==> flow/design.v <==
`timescale 1ns / 1ps
module reg_reg(clk, regwrite, ra1, ra2, wa, wd, rd1, rd2);
    input clk;
    input regwrite;
    input [2:0] ra1;
    input [2:0] ra2;
    input [2:0] wa;
    input [7:0] wd;
    output [7:0] rd1;
    output [7:0] rd2;
	 parameter w=3;
reg [7:0] RAM[(1<<w)-1:0];
always @(posedge clk)
if(regwrite)
RAM[wd] <= wd;
assign rd1 = ra1 ? RAM[ra1]:0;
assign rd2 = ra2 ? RAM[ra2]:0;
endmodule
### Reports on reg_reg

The steps from the RTL of reg_reg to its reports follow in flow order.
Line numbers count from 1 in the design file above.
Operators carry their Yosys type and port widths (W data, S select, Z words).
Cell names lack the library's common part.
A cell with - has no value.

| set-up | value |
|---|---|
| top | reg_reg |
| clock | clk |
| standard-cell library | sky130hd |
| library corner | tt_025C_1v80 |

### After elaboration

Yosys after proc, flatten, opt, wreduce and memory -nomap, before mapping. Enables and synchronous resets that opt folds into registers are not counted as muxes. Memory bits, and registers merged into a memory's read port (data or address), are not among the register bits. Print and check cells are not counted. Equal cells are merged and count once.
Memory sizes are those after Yosys's memory passes, which may raise the word count (mostly to a power of two), join words into wider ones and drop unused or constant bits.

| operators by class | value |
|---|---|
| add/sub/neg operators | 0 |
| $mul | 0 |
| div/mod/pow operators | 0 |
| $lt $le $gt $ge | 0 |
| eq/ne operators | 0 |
| shifts and indexed selects | 0 |
| multiplexer cells | 4 |
| bitwise logic cells | 0 |
| reductions and logical operators | 2 |

Operator list:

| operator | count |
|---|---|
| $mux W8 | 3 |
| $reduce_bool A3 Y1 | 2 |
| $mux W1 | 1 |

| word-level totals | value |
|---|---|
| register bits after elaboration | 0 |
| latch bits | 0 |
| RAM bits | 64 |
| bits in read-only memories | 0 |
| word width x clocked read ports | 0 |
| memories kept | 1 |
| input port bits | 19 |
| output and inout port bits | 16 |
| word-level cells | 7 |

Memories:

| name | words | bits a word | read ports | write ports | line | text |
|---|---|---|---|---|---|---|
| RAM | 8 | 8 | 2 | 1 | 12 | `reg [7:0] RAM[(1<<w)-1:0];` |

### Longest topological paths

Depth = most cells in a row (Yosys ltp): at word level without a register or memory, in the mapped netlist without a sequential cell, where the memories' decode and read muxes count.

| logic depth | value |
|---|---|
| depth after elaboration | 2 |
| ABC_AREA | 0 |
| gate-level depth with buffers | 5 |
| gate-level depth less buffers | 3 |

### After synthesis

Source: synth_stat.txt of the flow (Yosys; design flattened, memories mapped). It holds for the ABC_AREA given above (unset counts as 0); a run with the other value may have another netlist.

Cell types:

| type | count |
|---|---|
| edfxtp_1 | 56 |
| mux2i_1 | 24 |
| a221oi_2 | 13 |
| mux2_2 | 11 |
| a221oi_1 | 9 |
| mux2_4 | 5 |
| a311oi_1 | 8 |
| nor2b_1 | 10 |
| a211oi_1 | 8 |
| buf_12 | 3 |
| buf_6 | 3 |
| buf_2 | 6 |
| buf_4 | 4 |
| nand2b_1 | 4 |
| nor2_1 | 6 |
| nand2_1 | 3 |
| a22o_1 | 1 |
| and2b_2 | 1 |

Other cell types: 7; their cells: 7.

| mapped netlist | value |
|---|---|
| standard cells after synthesis | 182 |
| synthesis area | 2856.5 µm² |
| sequential area | 1681.6 µm² |
| mapped flip-flops | 56 |
| buffer cells | 17 |

### Worst setup path after synthesis

OpenSTA on the mapped netlist: ideal clock, no wires. The path of least setup slack (recovery checks aside). Input and output delay are each 20% of the period. Register names are those of the netlist, which keeps one name where synthesis merged equal registers.

| timing path after synthesis | value |
|---|---|
| kind | in2out |
| start point | in ra2[0] |
| end point | out rd2[5] |
| clock period | 1.4 ns |
| input delay | 0.280 ns |
| external output delay | 0.280 ns |
| launch time at the first pin | 0.280 ns |
| arrival | 1.168 ns |
| required time | 1.120 ns |
| setup slack | -0.048 ns |
| delay of the path | 0.888 ns |
| stages | 5 |
| buffers on the path | 3 |
| period reached after synthesis | 1.448 ns |

"delay of the path" = arrival - input delay + setup time.
A path that ends at an output port has no setup time.
"stages" counts driving pins, that of a launching flip-flop among them; a cell with two outputs on the path counts twice.
"period reached after synthesis" = period - worst setup slack (recovery checks aside). The figure is calculated, with input and output delays left at 20% of the set period.
The rows between start and end are the longest chain of elaborated cells between them; the timing report does not say that the signal goes this way. Where chains are equally long, one stands for them.
A line is the first line of the expression or statement that the cell stems from. Yosys adds cells for indexed reads and writes and turns some case tables into memories.
A memory read counts as a cell of the chain, while the word-level depth stops at memories.

| on the way, after synthesis | value |
|---|---|
| cells stage by stage | buf_6 -> buf_12 -> buf_6 -> mux2i_1 -> a311oi_1 |
| cells in the longest elaborated chain | 2 |
| elaborated cells on any way between the ends | 3 |
| those cells by class | mux (1); reduce/logical (1); memory (1) |

RTL lines, path after synthesis:

| item | line | text |
|---|---|---|
| start: declaration | 6 | `input [2:0] ra2;` |
| $mem_v2 Z8 W8 | 12 | `reg [7:0] RAM[(1<<w)-1:0];` |
| $mux W8 | 17 | `assign rd2 = ra2 ? RAM[ra2]:0;` |
| end: declaration | 10 | `output [7:0] rd2;` |

### Worst path after layout

From the final timing report of flow run A: the path of least setup slack in the routed layout; clock arrival at registers is part of the times.

| timing path post-layout | value |
|---|---|
| kind | reg2out |
| start point | mem RAM[2][5] |
| end point | out rd2[5] |
| clock period | 1.34 ns |
| external output delay | 0.27 ns |
| launch time at the first pin | 0.30 ns |
| arrival | 1.58 ns |
| required time | 1.07 ns |
| setup slack | -0.51 ns |
| stages | 6 |
| buffers on the path | 2 |

The rows between start and end are the longest chain of elaborated cells between them; the timing report does not say that the signal goes this way. Where chains are equally long, one stands for them.
A memory read counts as a cell of the chain, while the word-level depth stops at memories.

| on the way, post-layout | value |
|---|---|
| cells stage by stage | edfxtp_1 -> buf_6 -> mux2_4 -> a221oi_4 -> a311oi_2 -> buf_2 |
| cells in the longest elaborated chain | 2 |
| elaborated cells on any way between the ends | 2 |
| those cells by class | mux (1); memory (1) |

RTL lines, path post-layout:

| item | line | text |
|---|---|---|
| start: declaration | 12 | `reg [7:0] RAM[(1<<w)-1:0];` |
| $mem_v2 Z8 W8 | 12 |  |
| $mux W8 | 17 | `assign rd2 = ra2 ? RAM[ra2]:0;` |
| end: declaration | 10 | `output [7:0] rd2;` |

Below are 2 stored runs of the flow (Yosys, OpenROAD; platform sky130hd) on reg_reg, each with its settings and what was measured, unordered. Constraints: input delay and output delay 20% of the set period each, output load 0.01 pF.
By "clock period reached" is meant the clock period of the run minus its worst setup slack. This is arithmetic on one report: input and output delays are still those of the set period (20% each).
"worst setup path time" is the time allowed to the run's worst setup path (the clock period less input and output delay, where it has them) less its slack. Clock arrival times count: a late capture clock shortens it, a late launch clock lengthens it.
"total power after layout": no workload was simulated; the value follows from the tool's default switching activity.
Settings: -- = not set for that run.

| stored run | period_ns | CAP_MARGIN | CORE_MARGIN | CORE_UTILIZATION | SLEW_MARGIN | PLACE_DENSITY_LB_ADDON | CELL_PAD_IN_SITES_DETAIL_PLACEMENT | GPL_TIMING_DRIVEN | GPL_ROUTABILITY_DRIVEN | MIN_ROUTING_LAYER | worst setup path time (ns) | type of the worst setup path | setup slack of the critical path (ns) | chip area after synthesis (Yosys) (µm²) | total negative slack (ns) | die size (µm²) | total power after layout (µW) | std-cell area (final layout) (µm²) | clock period reached (ns) | utilization of the finished layout (%) | worst hold slack (ns) |
|---|---|---|---|---|---|---|---|---|---|---|---|---|---|---|---|---|---|---|---|---|---|
| flow run A | 1.34 | 20 | 2 | 40 | 20 | -- | -- | -- | -- | -- | 1.58 | reg2out | -0.512 | 2856.5 | -6.019 | 7833.1 | 3620 | 3963.8 | 1.852 | 57.7 | 0.668 |
| flow run B | 2.21 | 20 | 2 | 41 | 20 | 0.04 | 2 | 0 | 0 | met1 | 1.69 | reg2out | 0.079 | 2856.5 | 0.000 | 7651.0 | 2104 | 3358.2 | 2.131 | 49.7 | 0.840 |
